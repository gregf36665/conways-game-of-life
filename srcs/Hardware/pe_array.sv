==> flow/design.v <==
module pe (input clk, rst,
       input 		       rsel_i, csel_i,  
       input 		       rsel_o, csel_o,  
       input [2-1:0]    cmd,
       output [1-1:0] status_out,  
       input [1-1:0]  state_in,
       output reg [1-1:0] state_out,
       output 		       active,  
       input [1-1:0]  w_i, e_i, n_i, s_i,  
       input [1-1:0]  nw_i, ne_i, sw_i, se_i     
       );
   logic sel_i, sel_o;
   assign sel_i = rsel_i & csel_i;
   assign sel_o = rsel_o & csel_o;
   logic [1-1:0] 	      state, nstate;
    function [1-1:0] status_from_state;
        input [1-1:0] state;
        status_from_state = state;   
    endfunction  
    assign              status_out = status_from_state(state);
   logic [3*1:0] 			 neighbor_count;
   assign neighbor_count = w_i + n_i + e_i + s_i
      + nw_i + ne_i + sw_i + se_i;
    always_ff @(posedge clk)
        if (rst) begin 
            state <= 1'b0;
        end
        else begin 
            state <= nstate;
        end
    always_comb begin
        state_out = state;  
        nstate = state;
        if (sel_o) begin
            state_out = state;
        end
        else begin
            state_out = 0;
        end   
        case (cmd)
            2'd0: begin
                    nstate = state;   
                end
            2'd1: begin
                    if (neighbor_count < 2) nstate = 1'b0;
                    else if (neighbor_count == 2) nstate = state;
                    else if (neighbor_count == 3) nstate = 1'b1;
                    else nstate = 1'b0;
                end
            2'd3:
                if (sel_i) begin
                    nstate = state_in;
                end
                else begin
                    nstate = state;
                end
            default: begin
                nstate = state;
            end
        endcase  
   end  
   assign active = nstate != state;
endmodule  
module pe_array ( input                       clk, reset,
 		  input [2-1:0]    cmd,
		  input [1-1:0]  state_in,
		  output logic [1-1:0] state_out,
		  output logic		      active,
		  input [2-1:0]      adr_x_i,
		  input [2-1:0]      adr_y_i,
          input [2-1:0]      adr_x_o,
          input [2-1:0]      adr_y_o
		  );
   genvar i, j;
   logic [4+2-1:0][4+2-1:0][1-1:0] status_a;   
   logic [4-1:0][4-1:0] active_a;
   logic [4-1:0][4-1:0][1-1:0] state_out_a; 
    logic [4-1:0] 		csel_i;
    logic [4-1:0] 		rsel_i;
    logic [4-1:0] 		csel_o;
    logic [4-1:0] 		rsel_o;
    generate
        for (i=0; i<4; i=i+1) begin
            assign csel_i[i] = (adr_x_i == i);
            assign csel_o[i] = (adr_x_o == i);
        end
    endgenerate
    generate
        for (i=0; i<4; i=i+1) begin
            assign rsel_i[i] = (adr_y_i == i);
            assign rsel_o[i] = (adr_y_o == i);
        end
    endgenerate
    generate
        for (i=1; i<4+1; i=i+1)  
	    begin: outer
	        for (j=1; j<4+1; j=j+1)  
	        begin : inner
		    pe PE_INST (
		                .clk(clk),
		                .rst(reset),
		                .rsel_i(rsel_i[(j-1)]),
		                .csel_i(csel_i[(i-1)]),
                        .rsel_o(rsel_o[(j-1)]),
                        .csel_o(csel_o[(i-1)]),
		                .cmd(cmd),
		      	        .status_out(status_a[(i)][(j)]),
		      	        .state_in(state_in),
		                .state_out(state_out_a[(i-1)][(j-1)]),
		      	        .active(active_a[(i-1)][(j-1)]),
		      	        .w_i(status_a[i-1][j]),
		      	        .n_i(status_a[i][j-1]),
		      	        .e_i(status_a[i+1][j]),
		      	        .s_i(status_a[i][j+1]),
		      	        .nw_i(status_a[i-1][j-1]),
		      	        .ne_i(status_a[i+1][j-1]),
		      	        .se_i(status_a[i+1][j+1]),
		      	        .sw_i(status_a[i-1][j+1])
	                    );
		  end
	    end
    endgenerate
    generate
        for (i=0; i<4+2; i=i+1) begin
            assign status_a[i][0] = 1'b0;    
	        assign status_a[i][4+1] = 1'b0;   
        end
    endgenerate
    generate
        for (j=1; j<4+2; j=j+1) begin
	       assign status_a[0][j] = 1'b0;    
	       assign status_a[4+1][j] = 1'b0;   
        end
    endgenerate
    always_comb
        begin
	       integer i, j;
	       active = 0;
	       state_out = 0;
	       for (i=0; i<4-1; i=i+1) begin
	           for (j=0; j<4-1; j=j+1) begin
	               active = active | active_a[i][j];
	               state_out = state_out | state_out_a[i][j];
	           end
	       end
        end
endmodule  
# From RTL to reports: pe_array

What the tools print for pe_array, step after step.
Line numbers count from 1 in the design file above.
Operators: Yosys type, input widths -> output width; for muxes data width and select width s.
Library cell names are shortened.
Not given: n/a

Top module: pe_array
Clock: clk
Library: sky130hd
Timing corner: tt_025C_1v80

# Word-level counts

Counts by Yosys on the flattened word-level netlist (proc, flatten, opt, wreduce; memories kept). Register bits leave out memories and registers merged into their read ports (data or address). Print and check cells are left out.

$add $sub $neg: 68
Magnitude comparators: 16
Equal/unequal tests: 67
Multiplexer cells: 89
Bitwise logic cells: 41
Reduce/logical cells: 12

Operators by type and width:

| operator           | count |
| $add 4x1->4        | 52 |
| $eq 4x2->1 const B | 32 |
| $mux 1             | 73 |
| $lt 4x2->1 const B | 16 |
| $add 1x1->2        | 16 |
| $pmux 1 s2         | 16 |
| $and 1x1->1        | 25 |
| $reduce_and 3->1   | 7 |
| $or 1x1->1         | 16 |
| $ne 3x2->1 const B | 5 |
| $eq 2x2->1 const B | 7 |
| $eq 2x1->1 const B | 5 |
| $ne 2x1->1 const B | 5 |
| $ne 1x1->1         | 9 |
| $logic_not 2->1    | 4 |
| $ne 3x3->1 const B | 2 |
| $ne 2x2->1 const B | 2 |
| $reduce_bool 2->1  | 1 |

Bits in registers: 16
Input bits: 13
Elaborated cells: 309

# Longest topological paths

Longest topological path by Yosys (ltp), each cell counted once; first at word level (registers and memories cut), then after technology mapping (sequential cells cut; the memories' decode and read muxes count).

Depth after elaboration: 18
ABC_AREA: 1
Depth in mapped cells: 18
Depth with buffers taken out: 18

# Mapped cells and area

Source: synth_stat.txt of the flow (Yosys; design flattened, memories mapped). It holds for the ABC_AREA given above (unset counts as 0); a run with the other value may have another netlist.

Mapped cells: 407
Chip area (Yosys): 2981.6 µm²
Flip-flops: 16
Buffer cells: 8

Cell types:

| cell type | count | total area (µm²) |
| fa_1      | 36    | 720.691 |
| ha_1      | 39    | 487.968 |
| inv_1     | 91    | 341.578 |
| dfxtp_1   | 16    | 320.307 |
| nand2_1   | 63    | 236.477 |
| nor2_1    | 43    | 161.405 |
| nand3_1   | 31    | 155.149 |
| o21ai_0   | 14    | 70.067 |
| a211oi_1  | 7     | 52.55 |
| nor3_1    | 10    | 50.048 |
| nand3_2   | 4     | 40.038 |
| nand4_1   | 6     | 37.536 |
| a21oi_1   | 5     | 25.024 |
| a31oi_1   | 4     | 25.024 |
| nor2_2    | 4     | 25.024 |
| o22ai_1   | 4     | 25.024 |
| buf_6     | 2     | 22.522 |
| nor2_4    | 2     | 22.522 |

Not listed: further types 14, cells in them 26.

# Timing after synthesis

OpenSTA on the mapped netlist: ideal clock, no wires. The path of least setup slack (recovery checks aside). Input and output delay are each 20% of the period. Register names are those of the netlist, which keeps one name where synthesis merged equal registers.

Path type: register to output
Start point: register outer[2].inner[3].PE_INST.state
End point: output port active
Period: 4800 ps
Arrival: 3264 ps
Required time: 3840 ps
Path slack: 576 ps
Path delay: 3264 ps
Driving pins on the path: 17
Path buffers: 0
Synthesis period reached: 4224 ps

"path delay" = arrival - input delay + setup time.
At an output port there is no setup time.
"driving pins on the path" counts driving pins, that of a launching flip-flop among them; a cell with two outputs on the path counts twice.
"synthesis period reached" is the clock period less the worst setup slack; recovery checks do not enter. This is arithmetic on one report: input and output delays are still those of the set period (20% each).
Between the ends stands the longest chain of elaborated cells between them, by number of cells; it is not shown to be the way that was timed. Of several equally long chains one is given.
A line is the first line of the expression or statement that the cell stems from. Yosys adds cells for indexed reads and writes and turns some case tables into memories.

Cells stage by stage: dfxtp_1 > inv_1 > fa_1 > fa_1 > inv_1 > fa_1 > inv_1 > fa_1 > o21bai_1 > nor2_1 > nand2_1 > nand2_1 > nand2_1 > nand2_1 > nand4_1 > nor2_1 > nand3_1
Length of the longest elaborated chain: 17
Elaborated cells between the ends (all ways): 72
Source lines of those cells: 8
Those cells by class: 19 x add/sub; 5 x compare; 16 x eq/ne; 24 x mux; 8 x logic

Ends and longest elaborated chain, after synthesis:

| what                     | RTL line | source |
| from (decl)              | 15       | `logic [1-1:0] state, nstate;` |
| from (assign)            | 26       | `state <= 1'b0;` |
| from (assign)            | 29       | `state <= nstate;` |
| $add 1x1->2              | 22       | `assign neighbor_count = w_i + n_i + e_i + s_i` |
| $add 4x1->4 (3 in a row) | 22       |  |
| $eq 4x2->1               | 47       | `else if (neighbor_count == 3) nstate = 1'b1;` |
| $mux 1                   | 47       |  |
| $mux 1                   | 46       | `else if (neighbor_count == 2) nstate = state;` |
| $mux 1                   | 45       | `if (neighbor_count < 2) nstate = 1'b0;` |
| $pmux 1 s2               | 40       | `case (cmd)` |
| $ne 1x1->1               | 62       | `assign active = nstate != state;` |
| $or 1x1->1 (7 in a row)  | 142      | `active = active \| active_a[i][j];` |
| to (decl)                | 68       | `output logic active,` |

# Timing after layout

Path of least setup slack in the final report of record 1 (OpenROAD, finished layout, wires in). Where an end is a register, its clock arrival counts in the times.
The report prints the path's times to 10 ps; the period is as set.

Path type: register to output
Start point: register outer[2].inner[3].PE_INST.state
End point: output port active
Period: 7280 ps
Arrival: 4690 ps
Required time: 5820 ps
Path slack: 1140 ps
Driving pins on the path: 18
Path buffers: 1

Between the ends stands the longest chain of elaborated cells between them, by number of cells; it is not shown to be the way that was timed. Of several equally long chains one is given.

Cells stage by stage: dfxtp_1 > inv_1 > fa_1 > fa_1 > inv_1 > fa_1 > inv_1 > fa_1 > o21bai_1 > nor2_1 > nand2_1 > nand2_1 > nand2_1 > nand2_1 > nand4_1 > nor2_1 > nand3_1 > clkdlybuf4s50_1
Length of the longest elaborated chain: 17
Elaborated cells between the ends (all ways): 72
Source lines of those cells: 8
Those cells by class: 19 x add/sub; 5 x compare; 16 x eq/ne; 24 x mux; 8 x logic

Ends and longest elaborated chain, after layout:

| what                     | RTL line | source |
| from (decl)              | 15       | `logic [1-1:0] state, nstate;` |
| from (assign)            | 26       | `state <= 1'b0;` |
| from (assign)            | 29       | `state <= nstate;` |
| $add 1x1->2              | 22       | `assign neighbor_count = w_i + n_i + e_i + s_i` |
| $add 4x1->4 (3 in a row) | 22       |  |
| $eq 4x2->1               | 47       | `else if (neighbor_count == 3) nstate = 1'b1;` |
| $mux 1                   | 47       |  |
| $mux 1                   | 46       | `else if (neighbor_count == 2) nstate = state;` |
| $mux 1                   | 45       | `if (neighbor_count < 2) nstate = 1'b0;` |
| $pmux 1 s2               | 40       | `case (cmd)` |
| $ne 1x1->1               | 62       | `assign active = nstate != state;` |
| $or 1x1->1 (7 in a row)  | 142      | `active = active \| active_a[i][j];` |
| to (decl)                | 68       | `output logic active,` |

Lab notebook: pe_array

Top module pe_array; platform sky130hd; tools Yosys and OpenROAD; 2 stored runs in no particular order. Input and output delays are each 20% of the period that was set; the output load is 0.01 pF.
"period reached": clock period set for the run, less the worst setup slack. It is reckoned from that one timing run; input and output delays stay at 20% of the period that was set.
"worst setup path time" is the time allowed to the run's worst setup path (the clock period less input and output delay, where it has them) less its slack. Clock arrival times count: a late capture clock shortens it, a late launch clock lengthens it.
By "power consumption" is meant OpenSTA's value without simulated activity: inputs other than the clock are taken to toggle once in ten clock periods, and the tool carries that through the logic.
"worst setup path time" is given in steps of 10 ps.
Settings: -- = not set for that run.

| setting or result                                       | record 1           | record 2           |
| period_ns                                               | 7.28               | 7.43               |
| CORE_UTILIZATION                                        | 59                 | 49                 |
| PLACE_DENSITY_LB_ADDON                                  | 0.13               | 0.09               |
| TNS_END_PERCENT                                         | 80                 | --                 |
| ABC_AREA                                                | 1                  | 0                  |
| GPL_TIMING_DRIVEN                                       | 0                  | --                 |
| GPL_ROUTABILITY_DRIVEN                                  | 1                  | 1                  |
| CTS_CLUSTER_SIZE                                        | 73                 | --                 |
| CAP_MARGIN                                              | 20                 | 20                 |
| SLEW_MARGIN                                             | 35                 | 20                 |
| MIN_ROUTING_LAYER                                       | met2               | met2               |
| CORE_MARGIN                                             | 2                  | 2                  |
| CELL_PAD_IN_SITES_DETAIL_PLACEMENT                      | --                 | 1                  |
| chip area after synthesis (Yosys) (µm²)                 | 2981.6             | 3093.0             |
| die outline area (µm²)                                  | 5638.5             | 6963.9             |
| area of the standard cells in the finished layout (µm²) | 3216.8             | 3316.9             |
| utilization after routing                               | 0.672              | 0.55               |
| lowest setup slack (ps)                                 | 1139               | 815                |
| final setup TNS (ps)                                    | 0                  | 0                  |
| final worst hold slack (ps)                             | 496                | 546                |
| power consumption (W)                                   | 0.0005755          | 0.0005692          |
| period reached (ps)                                     | 6141               | 6615               |
| worst setup path time (ps)                              | 4690               | 5130               |
| worst path kind                                         | register to output | register to output |
